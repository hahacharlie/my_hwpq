==> flow/design.v <==
`timescale 1ns / 1ps
module open_list_queue #(
    parameter QUEUE_SIZE = 4,   
    parameter DATA_WIDTH = 32,   
    parameter MAP_WIDTH = 16,   
    parameter MAP_HEIGHT = 16,   
    parameter MAX_F = 32'hFFFFFFFF   
) (
    input logic CLK,
    input logic RSTn,
    input logic i_wrt,   
    input logic i_read,   
    input logic i_valid,   
    input logic [DATA_WIDTH-1:0] i_node_f,
    output logic o_ready_deq,   
    output logic o_ready_enq,   
    output logic o_ready_rep,   
    output logic o_full,   
    output logic o_empty,   
    output logic o_valid,   
    output logic [DATA_WIDTH-1:0] o_node_f
);
  localparam l_bits = $clog2(QUEUE_SIZE);
  logic [(l_bits+1):0] next_size, curr_size;
  logic [QUEUE_SIZE-1:0][DATA_WIDTH-1:0] inQueue, nextInQueue;
  logic [QUEUE_SIZE-1:0][DATA_WIDTH-1:0] outQueue, nextOutQueue;
  logic [QUEUE_SIZE-1:0] inQueueValid;
  logic [QUEUE_SIZE-1:0] nextInQueueValid;
  logic [QUEUE_SIZE-1:0] outQueueValid;
  logic [QUEUE_SIZE-1:0] nextOutQueueValid;
  logic [QUEUE_SIZE-1:0] lessThanPrevInQueue;
  logic [QUEUE_SIZE-1:0] lessThanNextInQueue;
  logic [QUEUE_SIZE-1:0] lessThanSameOutQueue;
  logic [QUEUE_SIZE-1:0] lessThanNextOutQueue;
  logic [QUEUE_SIZE-1:0] lessThanNextNextOutQueue;
  integer i, j;
  assign o_full   = next_size == QUEUE_SIZE;
  assign o_empty  = next_size == '0;
  assign o_node_f = outQueue[0];
  assign o_valid  = outQueueValid[0];
  always_comb begin
    next_size = curr_size;
    nextInQueue = '1;
    nextInQueueValid = '0;
    nextOutQueue = outQueue;
    nextOutQueueValid = outQueueValid;
    if (i_wrt && i_read) begin
      next_size = curr_size;
      if ((i_node_f < outQueue[0]) && (i_node_f < outQueue[1]) && (!inQueueValid[0] || (i_node_f < inQueue[0]))) begin
        nextOutQueue[0] = i_node_f;
        nextOutQueueValid[0] = 1;
      end else begin
        nextInQueue[0] = i_node_f;
        nextInQueueValid[0] = 1;
        nextOutQueue[0] = '1;
        nextOutQueueValid[0] = 0;
      end
    end else if (i_wrt) begin
      next_size = curr_size + 1;
      if ((i_node_f < outQueue[0]) && (i_node_f < outQueue[1]) && (!inQueueValid[0] || (i_node_f < inQueue[0]))) begin
        nextOutQueue[0] = i_node_f;
        nextOutQueueValid[0] = 1;
        nextInQueue[0] = outQueue[0];
        nextInQueueValid[0] = outQueueValid[0];
      end else begin
        nextInQueue[0] = i_node_f;
        nextInQueueValid[0] = 1;
      end
    end else if (i_read) begin
      next_size = curr_size - 1;
      nextOutQueue[0] = '1;
      nextOutQueueValid[0] = 0;
    end
    lessThanPrevInQueue      = '0;
    lessThanNextInQueue      = '0;
    lessThanSameOutQueue     = '0;
    lessThanNextOutQueue     = '0;
    lessThanNextNextOutQueue = '0;
    for (j = 0; j < QUEUE_SIZE; j += 1) begin
      lessThanPrevInQueue[j] = (j > 0) ? (inQueue[j] < inQueue[j-1] ) : !i_wrt || (inQueue[j] <= i_node_f);
      lessThanNextInQueue[j] = (j < QUEUE_SIZE - 1) ? (inQueue[j] < inQueue[j+1]) : 1;
      lessThanSameOutQueue[j] = (inQueue[j] < outQueue[j]);
      lessThanNextOutQueue[j] = (j < QUEUE_SIZE - 1) ? (inQueue[j] < outQueue[j+1]) : 1;
      lessThanNextNextOutQueue[j] = (j < QUEUE_SIZE - 2) ? (inQueue[j] < outQueue[j+2]) : 1;
    end
    for (j = 0; j < QUEUE_SIZE - 1; j += 1) begin
      if (lessThanSameOutQueue[j] && lessThanNextOutQueue[j] && lessThanPrevInQueue[j]) begin
        nextOutQueue[j] = inQueue[j];
        nextOutQueueValid[j] = inQueueValid[j];
      end else if (lessThanNextOutQueue[j] && lessThanNextInQueue[j] && lessThanNextNextOutQueue[j]) begin
        nextInQueue[j+1] = outQueue[j+1];
        nextInQueueValid[j+1] = outQueueValid[j+1];
        nextOutQueue[j+1] = inQueue[j];
        nextOutQueueValid[j+1] = inQueueValid[j];
      end else if ((j == QUEUE_SIZE - 2) && !outQueueValid[j+1] && inQueueValid[j+1]) begin
        nextOutQueue[j+1] = inQueue[j+1];
        nextOutQueueValid[j+1] = inQueueValid[j+1];
      end else begin
        nextInQueue[j+1] = inQueue[j];
        nextInQueueValid[j+1] = inQueueValid[j];
      end
    end
    for (j = 0; j < QUEUE_SIZE - 1; j += 1) begin
      if (!outQueueValid[j] && !nextOutQueueValid[j]) begin
        nextOutQueue[j] = outQueue[j+1];
        nextOutQueueValid[j] = outQueueValid[j+1];
        nextOutQueue[j+1] = '1;
        nextOutQueueValid[j+1] = 0;
      end
    end
  end
  typedef enum {
    WRITE,
    READ
  } State;
  State curr_state;
  State next_state;
  always_comb begin
    case (curr_state)
      WRITE: begin
        o_ready_deq = 1;
        o_ready_enq = 1;
        o_ready_rep = 1;
        if ((i_read && !i_wrt) || (i_read && i_wrt)) begin
          next_state = READ;
        end else begin
          next_state = WRITE;
        end
      end
      READ: begin
        o_ready_deq = 1;
        o_ready_enq = 0;
        o_ready_rep = 0;
        next_state  = WRITE;
      end
      default: begin
        o_ready_deq = 0;
        o_ready_enq = 0;
        o_ready_rep = 0;
        next_state  = WRITE;
      end
    endcase
  end
  always_ff @(posedge CLK) begin
    if (!RSTn) begin
      curr_size <= '0;
      curr_state <= WRITE;
      inQueueValid <= '0;
      outQueueValid <= '0;
      for (i = 0; i < QUEUE_SIZE; i += 1) begin
        inQueue[i]  <= '1;
        outQueue[i] <= '1;
      end
    end else begin
      curr_size     <= next_size;
      curr_state    <= next_state;
      inQueue       <= nextInQueue;
      inQueueValid  <= nextInQueueValid;
      outQueue      <= nextOutQueue;
      outQueueValid <= nextOutQueueValid;
    end
  end
endmodule
Reports on open_list_queue

Tool output for the design above, in the order of the flow.
Lines are those of the file above, counted from 1.
Cell names lack the library's common part.
Not given: -

Top module: open_list_queue
Clock: CLK
Cell library: sky130hd
Timing corner: tt_025C_1v80

Word-level counts

Source: Yosys, flattened and elaborated, memories not mapped. Widths are those after wreduce. Registers that Yosys merges into a memory's read port (data or address) are not register bits. Print and check cells do not count. Equal cells are merged and count once.

Bits in latches: 0
Memory cells: 0
Bits in registers: 300
RAM bits: 0
Input port bits: 37
Output and inout bits: 38
Bits in read-only memories: 0
Clocked read ports x word width: 0

Add/sub/neg operators: 2
Shifts and indexed selects: 0
Div/mod/pow operators: 0
Multiply operators: 0
Eq/ne operators: 5
Reductions and logical operators: 47
Order comparisons: 17
Bitwise gates (word level): 2
Muxes and demuxes: 60

Operators with widths:

| operator                                          | number |
| two-way mux 32 bit                                | 27 |
| less-than comparator 32 bit                       | 16 |
| == test 32 x 1 -> 1 bit (second input constant)   | 1 |
| less-or-equal comparator 32 bit                   | 1 |
| logical NOT 32 bit                                | 1 |
| two-way mux 1 bit                                 | 30 |
| logical AND 1 bit                                 | 19 |
| two-way mux 4 bit                                 | 3 |
| AND reduction 2 bit                               | 5 |
| OR reduction 2 bit                                | 5 |
| logical NOT 1 bit                                 | 9 |
| != test 4 x 1 -> 1 bit (second input constant)    | 2 |
| nonzero test 4 bit                                | 2 |
| != test 5 x 1 -> 1 bit (second input constant)    | 1 |
| nonzero test 5 bit                                | 1 |
| adder 4 x 1 -> 4 bit (second input constant)      | 1 |
| subtractor 4 x 1 -> 4 bit (second input constant) | 1 |
| == test 4 x 3 -> 1 bit (second input constant)    | 1 |
| logical NOT 4 bit                                 | 1 |
| logical OR 1 bit                                  | 3 |
| NOT 1 bit                                         | 2 |
| nonzero test 2 bit                                | 1 |

Logic depth

Depth = most cells in a row (Yosys ltp): at word level without a register or memory, in the mapped netlist without a sequential cell, where the memories' decode and read muxes count.

Depth after elaboration: 17
ABC_AREA: 0
Depth in mapped cells: 15
Depth with buffers taken out: 12

Mapped cells and area

The flow's flattened synthesis, as Yosys stat reports it; memories are mapped. The netlist is that of the ABC_AREA named above (0 if unset); the other value can give another one.

Cell types:

| cell     | number | area in all (µm²) |
| ha_1     | 439    | 5.49E+03 |
| dfxtp_1  | 270    | 5.41E+03 |
| a21oi_1  | 227    | 1136.09 |
| nand2_1  | 291    | 1.09E+03 |
| inv_1    | 276    | 1.04E+03 |
| nor2_1   | 240    | 900.864 |
| a21o_1   | 87     | 653.126 |
| o211ai_1 | 80     | 600.576 |
| o21ai_0  | 99     | 495.475 |
| nand4_1  | 73     | 456.688 |
| o22ai_1  | 65     | 406.64 |
| clkbuf_1 | 100    | 375.36 |
| a221o_1  | 35     | 350.336 |
| a221oi_1 | 40     | 350.336 |
| o221ai_1 | 34     | 297.786 |
| buf_4    | 33     | 247.738 |
| o311ai_0 | 27     | 236.477 |
| and3_1   | 35     | 218.96 |

Not listed: further types 55, cells in them 251.

Chip area (Yosys): 21553.2 µm²
Buffer cells: 157
Flip-flop cells: 270
Cells in the netlist: 2702
Sequential part of the area: 5405.2 µm²

Timing after synthesis

Source: OpenSTA report_checks on the synthesized netlist (no wires, ideal clock, input and output delay 20% of the period each), path of least setup slack; recovery checks are left aside. Register names are those of the netlist, which keeps one name where synthesis merged equal registers.

Path kind: input to register
Start: in i_node_f[15]
End: reg outQueue
Data arrival time: 3.861 ns
Setup time: 0.059 ns
Delay of the path: 3.092 ns
Stages on the path: 13
Path slack: 0.219 ns
Data required time: 4.081 ns
Buffers on the path: 2
Period: 4.14 ns
Period reached after synthesis: 3.921 ns

"delay of the path" = arrival - input delay + setup time.
"stages on the path": output pins that drive a net of the path, with the launching flip-flop's if there is one; two outputs of one cell count as two.
"period reached after synthesis" = period - worst setup slack (recovery checks aside). The figure is calculated, with input and output delays left at 20% of the set period.
Where an end lacks its bit number, it is one bit of the signal, or one of the new flip-flops if synthesis recoded a state register.
Between the ends stands the longest chain of elaborated cells between them, by number of cells; it is not shown to be the way that was timed. Of several equally long chains one is given.
A line is the first line of the expression or statement that the cell stems from. Yosys adds cells for indexed reads and writes and turns some case tables into memories.

Cells stage by stage: ha_1 -> nand4_1 -> or4_1 -> o32a_1 -> a2111oi_0 -> a211o_1 -> or2_1 -> buf_2 -> o311ai_2 -> o221ai_1 -> clkbuf_1 -> a21o_1 -> a221o_1
Cells in the longest elaborated chain: 17
Elaborated cells on any way between the ends: 29
Classes of those cells: 4 x compare; 1 x eq/ne; 11 x mux; 13 x reduce/logical

RTL lines, path after synthesis:

| item                        | RTL line | RTL |
| start: declaration          | 14       | `input logic [DATA_WIDTH-1:0] i_node_f,` |
| less-than comparator 32 bit | 60       |  |
| logical AND 1 bit x2        | 60       |  |
| two-way mux 1 bit           | 60       |  |
| two-way mux 1 bit           | 58       | `end else if (i_wrt) begin` |
| two-way mux 1 bit           | 47       | `if (i_wrt && i_read) begin` |
| two-way mux 1 bit           | 87       | `if (lessThanSameOutQueue[j] && lessThanNextOutQueue[j] && lessThanPrevInQueue[j]) begin` |
| logical NOT 1 bit           | 104      |  |
| (+2 left out)               | -        |  |
| logical NOT 1 bit           | 104      |  |
| logical AND 1 bit           | 104      |  |
| two-way mux 1 bit           | 104      |  |
| logical NOT 1 bit           | 104      |  |
| logical AND 1 bit           | 104      |  |
| nonzero test 4 bit          | -        |  |
| AND reduction 2 bit         | -        |  |
| end: assignment             | 159      | `outQueue      <= nextOutQueue;` |
| end: declaration            | 26       | `logic [QUEUE_SIZE-1:0][DATA_WIDTH-1:0] outQueue, nextOutQueue;` |

Timing after layout

Path of least setup slack in the final report of run A (OpenROAD, finished layout, wires in). Where an end is a register, its clock arrival counts in the times.

Path kind: input to register
Start: in i_node_f[29]
End: reg outQueue
Buffers on the path: 2
Period: 5.93 ns
Path slack: 0.61 ns
Setup time: 0.11 ns
Data required time: 6.40 ns
Data arrival time: 5.79 ns
Stages on the path: 14

Where an end lacks its bit number, it is one bit of the signal, or one of the new flip-flops if synthesis recoded a state register.
Between the ends stands the longest chain of elaborated cells between them, by number of cells; it is not shown to be the way that was timed. Of several equally long chains one is given.

Cells stage by stage: clkdlybuf4s50_1 -> inv_1 -> ha_1 -> nand4_1 -> nor4_1 -> nand2b_1 -> a31oi_1 -> nor3_1 -> or2_1 -> o311ai_1 -> nand2_2 -> or2_1 -> buf_4 -> a221o_1
Cells in the longest elaborated chain: 17
Elaborated cells on any way between the ends: 29
Classes of those cells: 4 x compare; 1 x eq/ne; 11 x mux; 13 x reduce/logical

RTL lines, path post-layout:

| item                        | RTL line | RTL |
| start: declaration          | 14       | `input logic [DATA_WIDTH-1:0] i_node_f,` |
| less-than comparator 32 bit | 60       |  |
| logical AND 1 bit x2        | 60       |  |
| two-way mux 1 bit           | 60       |  |
| two-way mux 1 bit           | 58       | `end else if (i_wrt) begin` |
| two-way mux 1 bit           | 47       | `if (i_wrt && i_read) begin` |
| two-way mux 1 bit           | 87       | `if (lessThanSameOutQueue[j] && lessThanNextOutQueue[j] && lessThanPrevInQueue[j]) begin` |
| logical NOT 1 bit           | 104      |  |
| (+2 left out)               | -        |  |
| logical NOT 1 bit           | 104      |  |
| logical AND 1 bit           | 104      |  |
| two-way mux 1 bit           | 104      |  |
| logical NOT 1 bit           | 104      |  |
| logical AND 1 bit           | 104      |  |
| nonzero test 4 bit          | -        |  |
| AND reduction 2 bit         | -        |  |
| end: assignment             | 159      | `outQueue      <= nextOutQueue;` |
| end: declaration            | 26       | `logic [QUEUE_SIZE-1:0][DATA_WIDTH-1:0] outQueue, nextOutQueue;` |

==> results <==
Flow measurements of open_list_queue on sky130hd: 2 stored runs with different settings, listed in no order. Input and output delays are each 20% of the period that was set; the output load is 0.01 pF.
"clock period achieved": clock period set for the run, less the worst setup slack. It is reckoned from that one timing run; input and output delays stay at 20% of the period that was set.
"worst path time" = time allowed to the worst setup path (clock period - input delay - output delay, where it has them) - its slack; a late launch clock adds to it, a late capture clock takes from it.
By "overall power" is meant OpenSTA's value without simulated activity: inputs other than the clock are taken to toggle once in ten clock periods, and the tool carries that through the logic.

## Run A

==> flow/run.sh <==
#!/bin/bash
# the make line also repeats the synthesis and layout settings of config.mk as NAME=value (left out here)
make -C /OpenROAD-flow-scripts/flow DESIGN_CONFIG=/design/flow/config.mk WORK_HOME=/design/flow/orfs CLKGATE_MAP_FILE= finish
==> flow/config.mk <==
export PLATFORM = sky130hd
export DESIGN_NAME = open_list_queue
export DESIGN_NICKNAME = open_list_queue
export VERILOG_FILES = /design/flow/design.v
export SDC_FILE = /design/flow/constraint.sdc
export NUM_CORES = 4
export LEC_CHECK = 0
export ABC_AREA = 0
export CAP_MARGIN = 20
export CORE_ASPECT_RATIO = 0.51
export CORE_MARGIN = 6
export CORE_UTILIZATION = 67
export MAX_ROUTING_LAYER = met4
export SLEW_MARGIN = 30
export TNS_END_PERCENT = 25
==> flow/constraint.sdc <==
create_clock -name core_clock -period 5.93 [get_ports {CLK}]
set_input_delay 1.1860 -clock core_clock [delete_from_list [all_inputs] [get_ports {CLK}]]
set_output_delay 1.1860 -clock core_clock [all_outputs]
set_load 0.01 [all_outputs]

| result of run A | value |
|---|---|
| mapped cell area after synthesis | 21553.2 µm² |
| area of the die | 36863.4 µm² |
| standard-cell area of the final layout | 23491.3 µm² |
| worst setup slack after layout | 0.609 ns |
| overall power | 11829 uW |
| clock period achieved | 5.321 ns |
| worst path time | 4.13 ns |
| class of the worst setup path | input to register |

## Run B

==> flow/run.sh <==
#!/bin/bash
# the make line also repeats the synthesis and layout settings of config.mk as NAME=value (left out here)
make -C /OpenROAD-flow-scripts/flow DESIGN_CONFIG=/design/flow/config.mk WORK_HOME=/design/flow/orfs CLKGATE_MAP_FILE= finish
==> flow/config.mk <==
export PLATFORM = sky130hd
export DESIGN_NAME = open_list_queue
export DESIGN_NICKNAME = open_list_queue
export VERILOG_FILES = /design/flow/design.v
export SDC_FILE = /design/flow/constraint.sdc
export NUM_CORES = 4
export LEC_CHECK = 0
export CAP_MARGIN = 0
export CELL_PAD_IN_SITES_DETAIL_PLACEMENT = 1
export CELL_PAD_IN_SITES_GLOBAL_PLACEMENT = 3
export CORE_ASPECT_RATIO = 0.74
export CORE_MARGIN = 3
export CORE_UTILIZATION = 45
export GPL_ROUTABILITY_DRIVEN = 1
export MAX_ROUTING_LAYER = met4
export SETUP_SLACK_MARGIN = -0.05
export SLEW_MARGIN = 20
==> flow/constraint.sdc <==
create_clock -name core_clock -period 3.32 [get_ports {CLK}]
set_input_delay 0.6640 -clock core_clock [delete_from_list [all_inputs] [get_ports {CLK}]]
set_output_delay 0.6640 -clock core_clock [all_outputs]
set_load 0.01 [all_outputs]

Run B: unfinished; error GPL-0301 in placement
